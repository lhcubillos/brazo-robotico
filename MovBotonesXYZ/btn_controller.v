==> flow/design.v <==
module btn_clk_divider(
	input clk,  
	input enable,
	output reg out  
    );
		parameter cfinal = 390625;  
		reg [18:0] count;
		initial count = 0;
		always @(posedge(clk)) begin
			if (enable) begin
				if (count == cfinal - 1) begin
					count <= 19'b0;
					out <= ~out;
				end
				else begin
					count <= count + 1;
					out <= out;
				end
			end
			else begin
				count <= 0;
				out <= 0;
			end
		end
endmodule 
module btn_controller(
	input clk,  
	input [1:0] btn,
	output add,  
	output sub  
    );
		btn_clk_divider btn_clk_divider1 (
		.clk(clk),
		.enable(btn[0]),
		.out(add)
		);
		btn_clk_divider btn_clk_divider2 (
		.clk(clk),
		.enable(btn[1]),
		.out(sub)
		);
endmodule
From RTL to reports: btn_controller
What the tools print for btn_controller, step after step. Line numbers count from 1 in the design file above. Cell names lack the library's common part. Not given: --

Design top: btn_controller. Clock input: clk. Library: sky130hd. Corner: tt_025C_1v80.

After elaboration
Counts by Yosys on the flattened word-level netlist (proc, flatten, opt, wreduce; memories kept). Register bits leave out memories and registers merged into their read ports (data or address); mux counts leave out enables and synchronous resets folded into registers. Print and check cells are left out. Cells with the same type and inputs are merged into one.

Under bits in registers stands 40. Under latch bits stands 0. For memory bits (writable) the number is 0. The entry for bits in read-only memories reads 0. For word width x clocked read ports the number is 0. The entry for memories kept reads 0. For input bits the number is 3. Under output and inout port bits stands 2. Elaborated cells: 14.

The figure for $add $sub $neg is 2. The entry for $mul reads 0. The figure for divide/modulo/power cells is 0. Magnitude comparators: 0. For equality and inequality tests the number is 2. Shift-type cells: 0. The figure for mux-type cells is 0. For bitwise logic cells the number is 4. Reductions and logical operators: 2.

Operators with widths (number): 19-bit by 1-bit adder with 19-bit output (second input constant) (2); 19-bit == test (second input constant) (2); 1-bit NOT (4); 2-bit OR reduction (2).

Depth
Depth = most cells in a row (Yosys ltp): at word level without a register or memory, in the mapped netlist without a sequential cell, where the memories' decode and read muxes count.

The entry for word-level depth reads 2. Under ABC_AREA stands 0. The figure for gate-level depth with buffers is 7. The figure for gate-level depth less buffers is 6.

Netlist
The flow's flattened synthesis, as Yosys stat reports it; memories are mapped. The netlist is that of the ABC_AREA named above (0 if unset); the other value can give another one. Totals and module areas in this step are rounded.

For mapped cells the number is 209. Synthesis area: 1860 sq um. The entry for mapped flip-flops reads 40.

Cells by type (number): dfxtp_1 (40); xnor2_1 (16); nor2_1 (35); xor2_1 (11); and4_1 (6); ha_1 (4); nand3_1 (10); nand4_1 (8); inv_1 (11); nand2_1 (11); nor4_1 (5); a21oi_1 (6); nor3_1 (6); o31ai_1 (4); or4_1 (4); nor4b_1 (3); o21ai_0 (5); or3_1 (4).

Not listed: further types 17, cells in them 20. The figures by module come from a second, unflattened synthesis with its own total; it is not the netlist above.

Cells (unflattened synthesis): 212. The entry for area (unflattened synthesis) reads 1920 sq um.

Rows give one instance, submodules left out.

By module: btn_clk_divider (instances 2, cells 106, area 958 sq um, seq. area 400 sq um); btn_controller (instances 1, cells 0, area 0.0 sq um, seq. area 0.0 sq um).

Worst setup path after synthesis
Source: OpenSTA report_checks on the synthesized netlist (no wires, ideal clock, input and output delay 20% of the period each), path of least setup slack; recovery checks are left aside. Register names are those of the netlist, which keeps one name where synthesis merged equal registers.

Path type: register to register. Start point: register btn_clk_divider2.count[0]. End point: register btn_clk_divider2.count[18]. The entry for clock period reads 1690 ps. For time at the first pin the number is 0 ps. The figure for data arrival time is 1605 ps. Under setup slack stands 15 ps. Path delay: 1675 ps. For stages on the path the number is 6. Under buffers on the path stands 0. Synthesis period reached: 1675 ps.

"path delay" is the arrival time less input delay plus setup time. "stages on the path" counts driving pins, that of a launching flip-flop among them; a cell with two outputs on the path counts twice. "synthesis period reached" = period - worst setup slack (recovery checks aside). The figure is calculated, with input and output delays left at 20% of the set period. The rows between start and end are the longest chain of elaborated cells between them; the timing report does not say that the signal goes this way. Where chains are equally long, one stands for them. Each line given opens the expression or statement behind the cell; cells for indexed reads and writes are added by Yosys, which also makes memories of some case tables. A register here has more assigning lines than the two given.

Cell sequence: dfxtp_1 ha_1 nand4_1 or4_4 or3_1 a21oi_1. Under length of the longest elaborated chain stands 2. Elaborated cells between the ends (all ways): 3. Classes of those cells: 1 x add/sub; 1 x eq/ne; 1 x reduce/logical.

Ends and longest elaborated chain, after synthesis: start: declaration (line 7) `reg [18:0] count;`; start: assignment (line 12) `count <= 19'b0;`; start: assignment (line 16) `count <= count + 1;`; 19-bit == test (line 11) `if (count == cfinal - 1) begin`; 2-bit OR reduction; end: assignment (line 12); end: assignment (line 16); end: declaration (line 7).

Path in the finished layout
Path of least setup slack in the final report of stored run 2 (OpenROAD, finished layout, wires in). Where an end is a register, its clock arrival counts in the times. The report prints the path's times to 10 ps; the period is as set.

Path type: register to register. Start point: register btn_clk_divider1.count[2]. End point: register btn_clk_divider1.count[17]. The entry for clock period reads 2270 ps. For time at the first pin the number is 290 ps. The figure for data arrival time is 2030 ps. Under setup slack stands 440 ps. For stages on the path the number is 5. Under buffers on the path stands 0.

The rows between start and end are the longest chain of elaborated cells between them; the timing report does not say that the signal goes this way. Where chains are equally long, one stands for them. A register here has more assigning lines than the two given.

Cell sequence: dfxtp_1 nand4_1 or4_2 mux2i_1 nor3_1. Under length of the longest elaborated chain stands 2. Elaborated cells between the ends (all ways): 3. Classes of those cells: 1 x add/sub; 1 x eq/ne; 1 x reduce/logical.

Ends and longest elaborated chain, after layout: start: declaration (line 7) `reg [18:0] count;`; start: assignment (line 12) `count <= 19'b0;`; start: assignment (line 16) `count <= count + 1;`; 19-bit == test (line 11) `if (count == cfinal - 1) begin`; 2-bit OR reduction; end: assignment (line 12); end: assignment (line 16); end: declaration (line 7).

Subject: flow runs of btn_controller

Hi,

Below are 2 stored runs of the flow (Yosys, OpenROAD; platform sky130hd) on btn_controller, each with its settings and what was measured, unordered. Constraints: input delay and output delay 20% of the set period each, output load 0.01 pF. By "period achieved" is meant the clock period of the run minus its worst setup slack. This is arithmetic on one report: input and output delays are still those of the set period (20% each). By "allowed time less slack (worst setup path)" is meant the share of the clock period that the worst setup path is allowed (20% is reserved at inputs, 20% at outputs), minus its slack. Clock arrival times at its registers enter into it. By "power consumption" is meant OpenSTA's value without simulated activity: inputs other than the clock are taken to toggle once in ten clock periods, and the tool carries that through the logic. "allowed time less slack (worst setup path)" is known to 10 ps. The measured numbers are rounded.

Files of stored run 1:
==> flow/run.sh <==
#!/bin/bash
# the make line also repeats the synthesis and layout settings of config.mk as NAME=value (left out here)
make -C /OpenROAD-flow-scripts/flow DESIGN_CONFIG=/design/flow/config.mk WORK_HOME=/design/flow/orfs CLKGATE_MAP_FILE= finish
==> flow/config.mk <==
export PLATFORM = sky130hd
export DESIGN_NAME = btn_controller
export DESIGN_NICKNAME = btn_controller
export VERILOG_FILES = /design/flow/design.v
export SDC_FILE = /design/flow/constraint.sdc
export NUM_CORES = 4
export LEC_CHECK = 0
export CAP_MARGIN = 20
export CELL_PAD_IN_SITES_DETAIL_PLACEMENT = 0
export CELL_PAD_IN_SITES_GLOBAL_PLACEMENT = 3
export CORE_MARGIN = 2
export CORE_UTILIZATION = 67
export CTS_CLUSTER_SIZE = 20
export MIN_ROUTING_LAYER = met2
export PLACE_DENSITY = 0.83
export SLEW_MARGIN = 15
==> flow/constraint.sdc <==
create_clock -name core_clock -period 1.33 [get_ports {clk}]
set_input_delay 0.2660 -clock core_clock [delete_from_list [all_inputs] [get_ports {clk}]]
set_output_delay 0.2660 -clock core_clock [all_outputs]
set_load 0.01 [all_outputs]

Outcome of stored run 1: no results, placement failed with GPL-0301.

Files of stored run 2:
==> flow/run.sh <==
#!/bin/bash
# the make line also repeats the synthesis and layout settings of config.mk as NAME=value (left out here)
make -C /OpenROAD-flow-scripts/flow DESIGN_CONFIG=/design/flow/config.mk WORK_HOME=/design/flow/orfs CLKGATE_MAP_FILE= finish
==> flow/config.mk <==
export PLATFORM = sky130hd
export DESIGN_NAME = btn_controller
export DESIGN_NICKNAME = btn_controller
export VERILOG_FILES = /design/flow/design.v
export SDC_FILE = /design/flow/constraint.sdc
export NUM_CORES = 4
export LEC_CHECK = 0
export ABC_AREA = 0
export CAP_MARGIN = 20
export CORE_MARGIN = 2
export CORE_UTILIZATION = 48
export CTS_CLUSTER_DIAMETER = 80
export CTS_CLUSTER_SIZE = 64
export GPL_ROUTABILITY_DRIVEN = 1
export MAX_ROUTING_LAYER = met4
export MIN_ROUTING_LAYER = met1
export PLACE_DENSITY_LB_ADDON = 0.27
export SLEW_MARGIN = 20
==> flow/constraint.sdc <==
create_clock -name core_clock -period 2.27 [get_ports {clk}]
set_input_delay 0.4540 -clock core_clock [delete_from_list [all_inputs] [get_ports {clk}]]
set_output_delay 0.4540 -clock core_clock [all_outputs]
set_load 0.01 [all_outputs]

Results of stored run 2. The allowed time less slack (worst setup path) comes to 1830 ps. Critical path kind: register to register. The post-layout utilization stands at 54.8 %. For the chip area in the Yosys report the run shows 1860 sq um. The summed negative setup slack stands at 0 ps. The power consumption is 0.0012 W. The area of the die is 4390 sq um. The worst hold slack in the final report comes to 480 ps. The standard-cell area of the final layout is 2020 sq um. The setup slack of the worst path reads 444 ps. For the period achieved the run shows 1826 ps.

Regards
